==> flow/design.v <==
`timescale 1ns / 1ps
module Clock_Div(
    input clk_in,
    input [3:0] div,
    input rst,
    output reg  clk_out
    );
 reg [2:0] count;
 reg clk_div2;
 reg clk_div4;
 reg clk_div8;
 always@(posedge clk_in or posedge rst)
  begin
   if(rst)
    begin
     count<=3'b0;
    end
   else
    begin
     if(count==3'b111)
      begin
       count<=3'b0;
      end
     else
      begin
       count<=count+1'b1;
      end
    end
  end
 always@(posedge clk_in or posedge rst)
  begin
   if(rst)
    begin
     clk_div2<=1'b0;
     clk_div4<=1'b0;
     clk_div8<=1'b0;
    end
   else
    begin
     clk_div2<=count[0];
     clk_div4<=count[1];
     clk_div8<=count[2];
    end
  end
 always@(div or rst or clk_in or clk_div2 or clk_div4 or clk_div8)
  begin
   if(rst)
    begin
     clk_out=0;
    end
   else
    begin
     case(div)
      4'b0001: clk_out=clk_in;
      4'b0010: clk_out=clk_div2;
      4'b0100: clk_out=clk_div4;
      4'b1000: clk_out=clk_div8;
      default: clk_out=clk_in;
     endcase
    end
  end
endmodule
`timescale 1ns / 1ps
module Recieve_Data(
    input dout_sr,
    input clk,
    input rst,
    input load_sr,
    output reg [170-1:0] dout
    );
reg [2:0] current_state_in, next_state_in;
reg [170-1:0] dout_tmp;
reg [7:0] cnt;    
parameter s0=3'b001;
parameter s1=3'b010;
parameter s2=3'b100;
always@(negedge clk or posedge rst)
begin
if(rst)
 begin
 current_state_in<=s0;
 end
else
 begin
 current_state_in<=next_state_in;
 end
end
always@(current_state_in or rst or load_sr or cnt)
begin
if(rst)
 begin
 next_state_in=s0;
 end
else
 begin
  case(current_state_in)
    s0: next_state_in=(load_sr==1'b1)?s1:s0; 
    s1: next_state_in=s2;     
    s2: next_state_in=(cnt==170)?s0:s2;
    default: next_state_in=s0;
  endcase
 end
end
always@(negedge clk or posedge rst)
begin
 if(rst)
 begin
  cnt<=8'b0;
  dout_tmp<=170'b0;
 end
 else
 begin
  case(next_state_in)
   s0:
     begin
     cnt<=8'b0;
     dout_tmp<=170'b0;
     end
   s1:
     begin
     cnt<=8'b0;
     dout_tmp<=170'b0;
     end
   s2:
     begin
     cnt<=cnt+1'b1;
     dout_tmp[cnt]<=dout_sr;
     end
   default:
     begin
     cnt<=8'b0;
     dout_tmp<=170'b0;
     end
   endcase
 end
end
always@(negedge clk or posedge rst)
begin
 if(rst)
  begin
   dout<=170'b0;
  end
 else
  begin
   if(cnt==170)
    begin
     dout<=dout_tmp;
    end
   else
    begin
     dout<=dout;
    end
  end
end
endmodule
`timescale 1ns / 1ps
module SR_Control(
    input [170-1:0] din,
    input clk,
    input rst,
    input start,
    output reg din_sr,
    output reg load_sr,
    output clk_sr
    );
reg [4:0] current_state_out, next_state_out;
reg [7:0] count;
parameter s0=5'b00001;
parameter s1=5'b00010;
parameter s2=5'b00100;
parameter s3=5'b01000;
parameter s4=5'b10000;
assign clk_sr=~rst&&~clk||~rst&&clk&&load_sr;    
always@(posedge clk or posedge rst)
 begin
  if(rst)
   begin
   current_state_out<=s0;
   end
  else
   begin
   current_state_out<=next_state_out;
   end
 end  
always@(current_state_out or rst or start or count)
 begin
  if(rst)
   begin
    next_state_out=s0;
   end
  else
   begin
    case(current_state_out)
     s0:
       begin
        if(start) begin next_state_out=s1; end
        else begin next_state_out=s0; end
       end
     s1: begin next_state_out=s2; end
     s2:
       begin
        if(count==170) 
         begin
         next_state_out=s3;
         end
        else
         begin
         next_state_out=s2;
         end
       end
     s3:
       begin
       next_state_out=s4;
       end
     s4:
       begin
       next_state_out=s0;
       end
     default: next_state_out=s0;
    endcase
   end
 end
always@(posedge clk or posedge rst)
begin
 if(rst)
  begin
  count<=8'b0;
  din_sr<=1'b0;
  load_sr<=1'b0;
  end
 else
  begin
   case(next_state_out)
    s0:
      begin
      count<=8'b0;
      din_sr<=1'b0;
      load_sr<=1'b0;
      end
    s1:
      begin
      count<=8'b0;
      din_sr<=1'b0;
      load_sr<=1'b0;
      end
    s2:
      begin
       count<=count+1'b1;
       din_sr<=din[count];
       load_sr<=1'b0;
      end
    s3:
      begin
      count<=8'b0;
      din_sr<=1'b0;
      load_sr<=1'b1;
      end
    s4:
      begin
      count<=8'b0;
      din_sr<=1'b0;
      load_sr<=1'b0;
      end
    default:
      begin
      count<=8'b0;
      din_sr<=1'b0;
      load_sr<=1'b0;
      end
   endcase
  end
end
endmodule
`timescale 1ns / 1ps
module Top_SR(
    input clk_in,
    input rst,
    input [3:0] div,
    input start,
    input [170-1:0] din,
    input dout_sr,
    output clk_sr,
    output din_sr,
    output load_sr,
    output [170-1:0] dout
    );
wire clk;  
Clock_Div clock_div_0(
        .clk_in(clk_in),
        .div(div),
        .rst(rst),
        .clk_out(clk)
        );
SR_Control sr_control_0(
         .din(din),
         .clk(clk),
         .rst(rst),
         .start(start),
         .din_sr(din_sr),
         .load_sr(load_sr),
         .clk_sr(clk_sr)
        );
Recieve_Data recieve_data_0(
        .dout_sr(dout_sr),
        .clk(clk),
        .rst(rst),
        .load_sr(load_sr),
        .dout(dout)
        );                         
endmodule
Reports on Top_SR. The steps from the RTL of Top_SR to its reports follow in flow order. Line numbers count from 1 in the design file above. Operators: Yosys type, input widths -> output width; for muxes data width and select width s. The mark - stands for no value.

Top: Top_SR. Clock: clk_in. Library: sky130hd. Corner: tt_025C_1v80.

Word-level counts. Source: Yosys, flattened and elaborated, memories not mapped. Widths are those after wreduce; folded enables and synchronous resets count as part of the registers. Registers that Yosys merges into a memory's read port (data or address) are not register bits. Print and check cells do not count. Equal cells are merged and count once.

Under eq/ne operators stands 16. Bitwise gates (word level): 5. The figure for $add $sub $neg is 4. Under mux-type cells stands 16. The figure for shifts and indexed selects is 3. Under reductions and logical operators stands 4.

Operators with widths (number): $shift 1x9->170 (1); $shift 1x9->170 const A (1); $and 170x170->170 (1); $or 170x170->170 (1); $shiftx 170x8->1 (1); $not 170->170 (1); $mux 170 (1); $pmux 5 s4 (1); $add 8x1->8 const B (2); $eq 8x8->1 const B (2); $mux 8 (2); $eq 5x3->1 const B (2); $eq 5x4->1 const B (2); $eq 3x3->1 const B (3); $neg 8->9 (1); $pmux 3 s3 (1); $mux 3 (3); $eq 5x1->1 const B (1); $eq 5x2->1 const B (1); $mux 5 (1); $eq 4x2->1 const B (1); $eq 4x3->1 const B (1); $eq 4x4->1 const B (1); $mux 4 (1); $mux 2 (2); $logic_and 1x1->1 (3); $add 3x1->3 const B (1); $eq 3x1->1 const B (1).

Other operator kinds: 5; their cells: 8.

Register bits after elaboration: 372. The entry for word-level cells reads 60. The entry for output and inout bits reads 173. Under input port bits stands 178.

Longest topological paths. Depth = most cells in a row (Yosys ltp): at word level without a register or memory, in the mapped netlist without a sequential cell, where the memories' decode and read muxes count.

Under word-level depth stands 6. Under ABC_AREA stands 0. Under gate-level depth with buffers stands 11. Under depth with buffers taken out stands 8.

Mapped cells and area. The flow's flattened synthesis, as Yosys stat reports it; memories are mapped. The netlist is that of the ABC_AREA named above (0 if unset); the other value can give another one. Totals and module areas in this step are rounded.

For area of sequential cells the number is 9310 µm². For mapped flip-flops the number is 372. Under mapped cells stands 1814. Under chip area (Yosys) stands 17500 µm².

Cells by type (number): sky130_fd_sc_hd__dfrtn_1 (350); sky130_fd_sc_hd__nand2_1 (622); sky130_fd_sc_hd__mux2i_1 (83); sky130_fd_sc_hd__mux4_2 (34); sky130_fd_sc_hd__dfrtp_1 (20); sky130_fd_sc_hd__nand3_1 (89); sky130_fd_sc_hd__clkbuf_1 (103); sky130_fd_sc_hd__a21oi_1 (67); sky130_fd_sc_hd__o21ai_0 (67); sky130_fd_sc_hd__o31ai_1 (41); sky130_fd_sc_hd__o211ai_1 (38); sky130_fd_sc_hd__nor2_1 (47); sky130_fd_sc_hd__o211ai_2 (14); sky130_fd_sc_hd__o31ai_2 (10); sky130_fd_sc_hd__and3_1 (18); sky130_fd_sc_hd__nand4_1 (16); sky130_fd_sc_hd__buf_6 (8); sky130_fd_sc_hd__ha_1 (7).

Other cell types: 57; their cells: 180. The figures by module come from a second, unflattened synthesis with its own total; it is not the netlist above.

For cell total of the unflattened synthesis the number is 1827. Area total of the unflattened synthesis: 17600 µm².

Rows give one instance, submodules left out.

Modules: Recieve_Data (area 15200 µm², sequential area 8780 µm², cells 1622, times used 1); SR_Control (area 2200 µm², sequential area 377 µm², cells 185, times used 1); Clock_Div (area 265 µm², sequential area 150 µm², cells 20, times used 1); Top_SR (area 0.0 µm², sequential area 0.0 µm², cells 0, times used 1).

Subject: flow runs of Top_SR

Hi,

Measured data: module Top_SR, platform sky130hd, 2 stored runs of the flow under differing settings, order arbitrary. Input and output delays are each 20% of the period that was set; the output load is 0.01 pF. "clock period reached" means the clock period less the worst setup slack. The figure is calculated, with input and output delays left at 20% of the set period. "time used up by the worst setup path" = time allowed to the worst setup path (clock period - input delay - output delay, where it has them) - its slack; a late launch clock adds to it, a late capture clock takes from it. "total power of the final layout": no workload was simulated; the value follows from the tool's default switching activity. Measured values are rounded.

Files of stored run 1:
==> flow/run.sh <==
#!/bin/bash
# the make line also repeats the synthesis and layout settings of config.mk as NAME=value (left out here)
make -C /OpenROAD-flow-scripts/flow DESIGN_CONFIG=/design/flow/config.mk WORK_HOME=/design/flow/orfs CLKGATE_MAP_FILE= finish
==> flow/config.mk <==
export PLATFORM = sky130hd
export DESIGN_NAME = Top_SR
export DESIGN_NICKNAME = Top_SR
export VERILOG_FILES = /design/flow/design.v
export SDC_FILE = /design/flow/constraint.sdc
export NUM_CORES = 4
export LEC_CHECK = 0
export ABC_AREA = 0
export CAP_MARGIN = 20
export CELL_PAD_IN_SITES_DETAIL_PLACEMENT = 0
export CELL_PAD_IN_SITES_GLOBAL_PLACEMENT = 2
export CORE_MARGIN = 8
export CORE_UTILIZATION = 52
export CTS_CLUSTER_DIAMETER = 335
export GPL_ROUTABILITY_DRIVEN = 0
export MAX_ROUTING_LAYER = met5
export PLACE_DENSITY_LB_ADDON = 0.18
export SETUP_SLACK_MARGIN = 3.6
export SLEW_MARGIN = 20
==> flow/constraint.sdc <==
create_clock -name core_clock -period 22.8 [get_ports {clk_in}]
set_input_delay 4.5600 -clock core_clock [delete_from_list [all_inputs] [get_ports {clk_in}]]
set_output_delay 4.5600 -clock core_clock [all_outputs]
set_load 0.01 [all_outputs]

Outcome of stored run 1: stopped before the end: placement reported FLW-0024.

Files of stored run 2:
==> flow/run.sh <==
#!/bin/bash
# the make line also repeats the synthesis and layout settings of config.mk as NAME=value (left out here)
make -C /OpenROAD-flow-scripts/flow DESIGN_CONFIG=/design/flow/config.mk WORK_HOME=/design/flow/orfs CLKGATE_MAP_FILE= finish
==> flow/config.mk <==
export PLATFORM = sky130hd
export DESIGN_NAME = Top_SR
export DESIGN_NICKNAME = Top_SR
export VERILOG_FILES = /design/flow/design.v
export SDC_FILE = /design/flow/constraint.sdc
export NUM_CORES = 4
export LEC_CHECK = 0
export ABC_AREA = 0
export CAP_MARGIN = 15
export CORE_ASPECT_RATIO = 1.61
export CORE_MARGIN = 2
export CORE_UTILIZATION = 37
export CTS_CLUSTER_DIAMETER = 208
export GPL_TIMING_DRIVEN = 0
export SLEW_MARGIN = 20
==> flow/constraint.sdc <==
create_clock -name core_clock -period 45.0 [get_ports {clk_in}]
set_input_delay 9.0000 -clock core_clock [delete_from_list [all_inputs] [get_ports {clk_in}]]
set_output_delay 9.0000 -clock core_clock [all_outputs]
set_load 0.01 [all_outputs]

Results of stored run 2. The netlist area reported by Yosys stands at 17500 µm². For the full die area the run shows 49200 µm². The area of the standard cells in the finished layout is 26400 µm². For the utilization of the finished layout the run shows 56.2%. The lowest setup slack is 3.82 ns. The total negative slack on setup checks is 0.000 ns. The worst hold slack in the final report comes to 0.381 ns. The total power of the final layout is 549 uW. The measured clock period reached is 41.176 ns. The time used up by the worst setup path reads 23.18 ns. Worst setup path kind: input to output.

Regards
